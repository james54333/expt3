==> flow/design.v <==
module Audio( oAUD_LRCK, oAUD_BCK, oAUD_XCK, iCLK, iRST_N);
	input iCLK;
	input iRST_N;
	output oAUD_LRCK;
	output oAUD_BCK;
	output oAUD_XCK;
	reg [9:0] BCK_X1_DIV;
	reg [15:0] LRCK_X1_DIV;
	reg oAUD_LRCK;
	reg oAUD_BCK;
	reg oAUD_XCK;
	reg BCK_X1;
	reg LRCK_X1;
	reg XCK_X1;
	parameter REF_CLK = 18432000;     
	parameter SAMPLE_RATE2 = 32000;    
	parameter DATA_WIDTH = 16;       
	parameter CHANNEL_NUM = 2;       
    parameter SDC2 = 1024000;          
	parameter x1 = 4'd1;    
	always @ ( posedge iCLK or posedge iRST_N ) begin
		if(iRST_N) begin
			BCK_X1_DIV = 0;
			BCK_X1 = 0;
		end
		else begin
			if (BCK_X1_DIV < ((REF_CLK / SDC2) - 1))            BCK_X1_DIV <= ( BCK_X1_DIV + 1 );
			else begin                                          BCK_X1_DIV <= 0;                        BCK_X1 <= (~BCK_X1);    end
		end
	end
	always @ ( posedge iCLK or posedge iRST_N ) begin
		if (iRST_N) begin
			LRCK_X1_DIV = 0;		
			LRCK_X1 = 0;
		end
		else begin
            if (LRCK_X1_DIV < ( REF_CLK/(SAMPLE_RATE2) - 1 ))   LRCK_X1_DIV <= ( LRCK_X1_DIV + 1 );
			else begin                                          LRCK_X1_DIV <= 0;                       LRCK_X1 <= (~LRCK_X1);    end
		end
	end
	always @ (*) begin
		XCK_X1 = iCLK;
		oAUD_LRCK = LRCK_X1;
		oAUD_BCK = BCK_X1;
		oAUD_XCK = XCK_X1;
	end
endmodule
## Tool chain data of Audio

What the tools print for Audio, step after step.
Lines are those of the file above, counted from 1.
Operators carry their Yosys type and port widths (W data, S select, Z words).
Cell names lack the library's common part.
A cell with -- has no value.

| inputs | value |
|---|---|
| top module | Audio |
| clock port | iCLK |
| cell library | sky130hd |
| timing corner | tt_025C_1v80 |

## Word-level counts

Counts by Yosys on the flattened word-level netlist (proc, flatten, opt, wreduce; memories kept). Register bits leave out memories and registers merged into their read ports (data or address); mux counts leave out enables and synchronous resets folded into registers. Print and check cells are left out. Cells with the same type and inputs are merged into one.

| word-level totals | value |
|---|---|
| flip-flop bits (word level) | 28 |
| word-level cells | 12 |

| cells by class | value |
|---|---|
| $add $sub $neg | 2 |
| magnitude comparators | 2 |
| muxes and demuxes | 2 |
| bitwise gates (word level) | 2 |

Operators by type and width:

| operator | number |
|---|---|
| $add A16 B1 Y16 const B | 1 |
| $lt A16 B10 Y1 const B | 1 |
| $mux W16 | 1 |
| $add A10 B1 Y10 const B | 1 |
| $lt A10 B5 Y1 const B | 1 |
| $mux W10 | 1 |
| $not A1 Y1 | 2 |

## Longest topological paths

Yosys ltp: most cells in a row. Word level: on the elaborated netlist, between registers, memories and ports. Mapped: between sequential cells and ports; inverters and the memories' decode and read muxes count.

| depth | value |
|---|---|
| depth in word-level cells | 2 |
| ABC_AREA | 0 |
| depth in mapped cells | 6 |
| gate-level depth less buffers | 5 |

## Mapped cells and area

The flow's flattened synthesis, as Yosys stat reports it; memories are mapped. The netlist is that of the ABC_AREA named above (0 if unset); the other value can give another one.
The area totals of this step are shown rounded.

Cell types:

| type | number | total area (sq um) |
|---|---|---|
| dfrtp_1 | 28 | 700.672 |
| xor2_1 | 7 | 61.309 |
| nor2_1 | 16 | 60.058 |
| xnor2_1 | 5 | 43.792 |
| ha_1 | 3 | 37.536 |
| nand3_1 | 7 | 35.034 |
| inv_1 | 7 | 26.275 |
| nor3_1 | 3 | 15.014 |
| or4_1 | 2 | 15.014 |
| nand4_1 | 2 | 12.512 |
| a2111o_1 | 1 | 11.261 |
| buf_6 | 1 | 11.261 |
| o21ai_0 | 2 | 10.01 |
| a211o_1 | 1 | 8.758 |
| a21oi_2 | 1 | 8.758 |
| and4_1 | 1 | 8.758 |
| buf_4 | 1 | 7.507 |
| nand2_1 | 2 | 7.507 |
| conb_1 | 1 | 3.754 |

| synthesis totals | value |
|---|---|
| standard cells after synthesis | 91 |
| chip area (Yosys) | 1,080 sq um |
| sequential part of the area | 701 sq um |
| mapped flip-flops | 28 |

Below are 2 stored runs of the flow (Yosys, OpenROAD; platform sky130hd) on Audio, each with its settings and what was measured, unordered. Constraints: input delay and output delay 20% of the set period each, output load 0.01 pF.
"total power of the final layout" is the tool's figure for a default switching activity; nothing was simulated.
Measured values are rounded.

#### Flow run 1

| setting | value |
|---|---|
| period_ns | `2.14` |
| CAP_MARGIN | `20` |
| CORE_MARGIN | `2` |
| CORE_UTILIZATION | `40` |
| SLEW_MARGIN | `20` |

| result | value |
|---|---|
| mapped cell area after synthesis | 1,080 sq um |
| standard-cell area after routing | 1,230 sq um |
| setup slack of the critical path | 0.144 ns |
| total negative slack on setup checks | 0.000 ns |
| total power of the final layout | 0.967 mW |
| die size | 3,140 sq um |
| post-route utilization | 0.489 |

#### Flow run 2

| setting | value |
|---|---|
| period_ns | `2.18` |
| CORE_UTILIZATION | `66` |
| SETUP_SLACK_MARGIN | `0.34` |
| PLACE_DENSITY_LB_ADDON | `0.1` |
| CORE_ASPECT_RATIO | `1.09` |
| CORE_MARGIN | `2` |
| TNS_END_PERCENT | `45` |
| ABC_AREA | `0` |
| GPL_ROUTABILITY_DRIVEN | `1` |
| CTS_CLUSTER_DIAMETER | `95` |
| MIN_ROUTING_LAYER | `met2` |
| CAP_MARGIN | `20` |
| SLEW_MARGIN | `20` |

| result | value |
|---|---|
| total power of the final layout | 1.17 mW |
| total negative slack on setup checks | 0.000 ns |
| die size | 1,980 sq um |
| mapped cell area after synthesis | 1,080 sq um |
| setup slack of the critical path | 0.319 ns |
| post-route utilization | 0.826 |
| standard-cell area after routing | 1,290 sq um |
