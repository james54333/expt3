==> flow/design.v <==
module IR_RECEIVE(
					iCLK,          
					iRST_n,        
					iIRDA,         
					oDATA_READY,   
					oDATA          
					);
parameter IDLE               = 2'b00;   
parameter GUIDANCE           = 2'b01;  
parameter DATAREAD           = 2'b10;  
parameter IDLE_HIGH_DUR      =  262143; 
parameter GUIDE_LOW_DUR      =  230000; 
parameter GUIDE_HIGH_DUR     =  210000; 
parameter DATA_HIGH_DUR      =  41500;	
parameter BIT_AVAILABLE_DUR  =  20000;  
input         iCLK;        
input         iRST_n;     
input         iIRDA;     
output        oDATA_READY;
output [31:0] oDATA;      
reg    [31:0] oDATA;                
reg    [17:0] idle_count;            
reg           idle_count_flag;      
reg    [17:0] state_count;          
reg           state_count_flag;    
reg    [17:0] data_count;           
reg           data_count_flag;     
reg     [5:0] bitcount;           
reg     [1:0] state;                
reg    [31:0] data;                
reg    [31:0] data_buf;            
reg           data_ready;            
assign oDATA_READY = data_ready;
always @(posedge iCLK or posedge iRST_n)	
	  if (iRST_n)
		   idle_count <= 0;
	  else if (idle_count_flag)     
			 idle_count <= idle_count + 1'b1;
		else  
			 idle_count <= 0;	          
always @(posedge iCLK or posedge iRST_n)	
	  if (iRST_n)
		   idle_count_flag <= 1'b0;
	  else if ((state == IDLE) && !iIRDA)
			 idle_count_flag <= 1'b1;
		else                           
			 idle_count_flag <= 1'b0;		     		 	
always @(posedge iCLK or posedge iRST_n)	
	  if (iRST_n)
		   state_count <= 0;
	  else if (state_count_flag)     
			 state_count <= state_count + 1'b1;
		else  
			 state_count <= 0;	         
always @(posedge iCLK or posedge iRST_n)	
	  if (iRST_n)
		   state_count_flag <= 1'b0;
	  else if ((state == GUIDANCE) && iIRDA)
			 state_count_flag <= 1'b1;
		else  
			 state_count_flag <= 1'b0;     		 	
always @(posedge iCLK or posedge iRST_n)	
	  if (iRST_n)
		   data_count <= 1'b0;
	  else if(data_count_flag)       
			 data_count <= data_count + 1'b1;
		else 
			 data_count <= 1'b0;         
always @(posedge iCLK or posedge iRST_n)
	  if (iRST_n) 
		   data_count_flag <= 0;	
	  else if ((state == DATAREAD) && iIRDA)
			 data_count_flag <= 1'b1;  
		else
			 data_count_flag <= 1'b0; 
always @(posedge iCLK or posedge iRST_n)
    if (iRST_n)
       bitcount <= 6'b0;
	  else if (state == DATAREAD)
		begin
			if (data_count == 20000)
					bitcount <= bitcount + 1'b1;  
		end   
	  else
	     bitcount <= 6'b0;
always @(posedge iCLK or posedge iRST_n) 
	  if (iRST_n)	     
	     state <= IDLE;
	  else 
			 case (state)
 			    IDLE     : if (idle_count > GUIDE_LOW_DUR)   
			  	              state <= GUIDANCE; 
			    GUIDANCE : if (state_count > GUIDE_HIGH_DUR) 
			  	              state <= DATAREAD;
			    DATAREAD : if ((data_count >= IDLE_HIGH_DUR) || (bitcount >= 33))
			  					      state <= IDLE;
	        default  : state <= IDLE;  
			 endcase
always @(posedge iCLK or posedge iRST_n)
	  if (iRST_n)
	     data <= 0;
		else if (state == DATAREAD)
		begin
			 if (data_count >= DATA_HIGH_DUR)  
			    data[bitcount-1'b1] <= 1'b1;   
		end
		else
			 data <= 0;
always @(posedge iCLK or posedge iRST_n) 
	  if (iRST_n)
	     data_ready <= 1'b0;
    else if (bitcount == 32)   
		begin
			 if (data[31:24] == ~data[23:16])
			 begin		
					data_buf <= data;      
				  data_ready <= 1'b1;    
			 end	
			 else
				  data_ready <= 1'b0 ;   
		end
		else
		   data_ready <= 1'b0 ;
always @(posedge iCLK or posedge iRST_n)
	  if (iRST_n)
		   oDATA <= 32'b0000;
	  else if (data_ready)
	     oDATA <= data_buf;   
endmodule
## Reports on IR_RECEIVE

What the tools print for IR_RECEIVE, step after step.
Lines are those of the file above, counted from 1.
Operators carry their Yosys type and port widths (W data, S select, Z words).
Library cell names are shortened.
Not given: -

| inputs | value |
|---|---|
| design top | IR_RECEIVE |
| clock input | iCLK |
| cell library | sky130hd |
| timing corner | tt_025C_1v80 |

## Word-level counts

Source: Yosys, flattened and elaborated, memories not mapped. Widths are those after wreduce. Registers that Yosys merges into a memory's read port (data or address) are not register bits. Print and check cells do not count. Equal cells are merged and count once.

| bit counts | value |
|---|---|
| register bits after elaboration | 162 |
| latch bits | 0 |
| bits in writable memories | 0 |
| bits in read-only memories | 0 |
| clocked read ports x word width | 0 |
| memories kept | 0 |
| bits of input ports | 3 |
| output and inout bits | 33 |

| cells by class | value |
|---|---|
| $add $sub $neg | 6 |
| multipliers | 0 |
| div/mod/pow operators | 0 |
| magnitude comparators | 5 |
| eq/ne operators | 10 |
| shift operators | 1 |
| mux-type cells | 16 |
| bitwise operators | 5 |
| reduce/logical cells | 8 |

Operators with widths:

| cell | number |
|---|---|
| $mux W32 | 2 |
| $add A18 B1 Y18 const B | 3 |
| $mux W18 | 3 |
| $gt A18 B18 Y1 const B | 2 |
| $shift A1 B7 Y32 const A | 1 |
| $and A32 B32 Y32 | 1 |
| $or A32 B32 Y32 | 1 |
| $not A32 Y32 | 1 |
| $eq A18 B15 Y1 const B | 1 |
| $ge A18 B16 Y1 const B | 1 |
| $ge A18 B18 Y1 const B | 1 |
| $mux W6 | 2 |
| $ne A2 B2 Y1 const B | 5 |
| $eq A8 B8 Y1 | 1 |
| $not A8 Y8 | 1 |
| $neg A6 Y7 | 1 |
| $reduce_and A3 Y1 | 2 |
| $add A6 B1 Y6 const B | 1 |
| $sub A6 B1 Y6 const B | 1 |
| $ge A6 B6 Y1 const B | 1 |
| $eq A6 B6 Y1 const B | 1 |
| $pmux W2 S3 | 1 |
| $mux W2 | 3 |
| $mux W1 | 5 |
| $logic_and A1 B1 Y1 | 3 |
| $eq A2 B1 Y1 const B | 1 |
| $eq A2 B2 Y1 const B | 1 |
| $logic_not A2 Y1 | 1 |

Other operator kinds: 3; their cells: 3.

## Logic depth

Depth = most cells in a row (Yosys ltp): at word level without a register or memory, in the mapped netlist without a sequential cell, where the memories' decode and read muxes count.

| logic depth | value |
|---|---|
| word-level depth | 8 |
| ABC_AREA | 0 |
| mapped depth | 10 |
| depth with buffers taken out | 7 |

## Synthesis result

Yosys stat after the flow's synthesis: flattened, memories mapped to cells. It holds for the ABC_AREA given above (unset counts as 0); a run with the other value may have another netlist.
Totals and module areas in this step are rounded.

| mapped netlist | value |
|---|---|
| cells in the netlist | 601 |
| chip area (Yosys) | 7300 um^2 |
| flip-flops | 163 |
| buffer cells | 23 |

Cell types:

| cell | number | total area (um^2) |
|---|---|---|
| dfrtp_1 | 130 | 3253.12 |
| edfxtp_1 | 32 | 960.922 |
| mux2_2 | 32 | 360.346 |
| xnor2_1 | 37 | 324.061 |
| and2_1 | 50 | 312.8 |
| xor2_1 | 25 | 218.96 |
| nand2_1 | 44 | 165.158 |
| a32o_1 | 16 | 160.154 |
| ha_1 | 12 | 150.144 |
| nor3_1 | 21 | 105.101 |
| nand3_1 | 20 | 100.096 |
| nand4_1 | 15 | 93.84 |
| nor2_1 | 22 | 82.579 |
| o31ai_1 | 10 | 75.072 |
| o41ai_1 | 8 | 70.067 |
| nor2b_1 | 11 | 68.816 |
| inv_1 | 17 | 63.811 |
| or3_1 | 9 | 56.304 |

Not listed: further types 40, cells in them 90.

## Path before layout

OpenSTA on the mapped netlist: ideal clock, no wires. The path of least setup slack (recovery checks aside). Input and output delay are each 20% of the period. Register names are those of the netlist, which keeps one name where synthesis merged equal registers.

| timing after synthesis | value |
|---|---|
| path type | register -> register |
| from | register bitcount[3] |
| to | register data_buf[0] |
| period | 4.69 ns |
| library setup time | 0.502 ns |
| data arrival time | 4.176 ns |
| required time | 4.188 ns |
| slack | 0.012 ns |
| path delay | 4.678 ns |
| driving pins on the path | 5 |
| buffers on the path | 1 |
| synthesis period reached | 4.678 ns |

"path delay" is the arrival time less input delay plus setup time.
"driving pins on the path" counts driving pins, that of a launching flip-flop among them; a cell with two outputs on the path counts twice.
"synthesis period reached" is the clock period less the worst setup slack; recovery checks do not enter. This is arithmetic on one report: input and output delays are still those of the set period (20% each).
The rows between start and end are the longest chain of elaborated cells between them; the timing report does not say that the signal goes this way. Where chains are equally long, one stands for them.
Each line given opens the expression or statement behind the cell; cells for indexed reads and writes are added by Yosys, which also makes memories of some case tables.
At most two assigning lines are given for a register; there are more.

| between the ends, after synthesis | value |
|---|---|
| cell sequence | dfrtp_1 -> clkbuf_1 -> nor3_1 -> nand4_1 -> nor4_1 |
| length of the longest elaborated chain | 2 |

RTL lines, path after synthesis:

| item | line | source |
|---|---|---|
| from (decl) | 28 | `reg     [5:0] bitcount;` |
| from (assign) | 78 | `bitcount <= 6'b0;` |
| from (assign) | 82 | `bitcount <= bitcount + 1'b1;` |
| $eq A6 B6 Y1 | 112 | `else if (bitcount == 32)` |
| $reduce_and A3 Y1 | - |  |
| to (assign) | 116 | `data_buf <= data;` |
| to (decl) | 31 | `reg    [31:0] data_buf;` |

## Worst path after layout

From the final timing report of job 1: the path of least setup slack in the routed layout; clock arrival at registers is part of the times.

| timing post-layout | value |
|---|---|
| path type | register -> register |
| from | register bitcount[0] |
| to | register data[30] |
| period | 5.92 ns |
| library setup time | 0.10 ns |
| data arrival time | 3.29 ns |
| required time | 6.24 ns |
| slack | 2.94 ns |
| driving pins on the path | 8 |
| buffers on the path | 0 |

The rows between start and end are the longest chain of elaborated cells between them; the timing report does not say that the signal goes this way. Where chains are equally long, one stands for them.
At most two assigning lines are given for a register; there are more.
Where a signal picks the word or bit written, the line may be left out of the assigning lines.

| between the ends, post-layout | value |
|---|---|
| cell sequence | dfrtp_1 -> inv_1 -> ha_1 -> nor4bb_1 -> nor3_1 -> xnor2_1 -> nand4b_1 -> o31ai_1 |
| length of the longest elaborated chain | 8 |

RTL lines, path post-layout:

| item | line | source |
|---|---|---|
| from (decl) | 28 | `reg     [5:0] bitcount;` |
| from (assign) | 78 | `bitcount <= 6'b0;` |
| from (assign) | 82 | `bitcount <= bitcount + 1'b1;` |
| $sub A6 B1 Y6 | 105 | `data[bitcount-1'b1] <= 1'b1;` |
| $neg A6 Y7 | 105 |  |
| $shift A1 B7 Y32 | 105 |  |
| $not A32 Y32 | 105 |  |
| $and A32 B32 Y32 | 105 |  |
| $or A32 B32 Y32 | 105 |  |
| $mux W32 | 104 | `if (data_count >= DATA_HIGH_DUR)` |
| $mux W32 | 102 | `else if (state == DATAREAD)` |
| to (assign) | 101 | `data <= 0;` |
| to (assign) | 108 | `data <= 0;` |
| to (decl) | 30 | `reg    [31:0] data;` |

Hand-over note for IR_RECEIVE

Stored flow runs of IR_RECEIVE (2 of them; Yosys, OpenROAD, sky130hd). They differ in their settings and are not a sequence. Constraints: input delay and output delay 20% of the set period each, output load 0.01 pF.
"time on the worst setup path": the worst setup path's part of the clock period (all of it between registers, 20% less for each end at a port) less its slack. A launch clock that arrives late makes it longer, a capture clock that arrives late makes it shorter.
The results are shown rounded.
Settings: . = not set for that run.

| item | job 1 | job 2 |
|---|---|---|
| period_ns | 5.92 | 7.94 |
| SETUP_SLACK_MARGIN | -0.03 | 0.09 |
| CAP_MARGIN | 20 | 20 |
| CORE_MARGIN | 2 | 6 |
| CORE_UTILIZATION | 40 | 48 |
| SLEW_MARGIN | 20 | 20 |
| PLACE_DENSITY_LB_ADDON | . | 0.13 |
| CELL_PAD_IN_SITES_DETAIL_PLACEMENT | . | 1 |
| TNS_END_PERCENT | . | 100 |
| ABC_AREA | . | 1 |
| GPL_TIMING_DRIVEN | . | 0 |
| MAX_ROUTING_LAYER | . | met5 |
| worst slack on setup checks (ns) | 2.9 | 5.0 |
| standard-cell area after layout (um^2) | 8400 | 8800 |
| time on the worst setup path (ns) | 2.98 | 1.36 |
| type of the worst setup path | register -> register | register -> output |
| setup TNS (ns) | 0.000 | 0.000 |
| total die area (um^2) | 19000 | 19000 |
| cell area after synthesis (um^2) | 7300 | 7500 |
| lowest hold slack (ns) | 0.44 | 0.44 |

End of note.
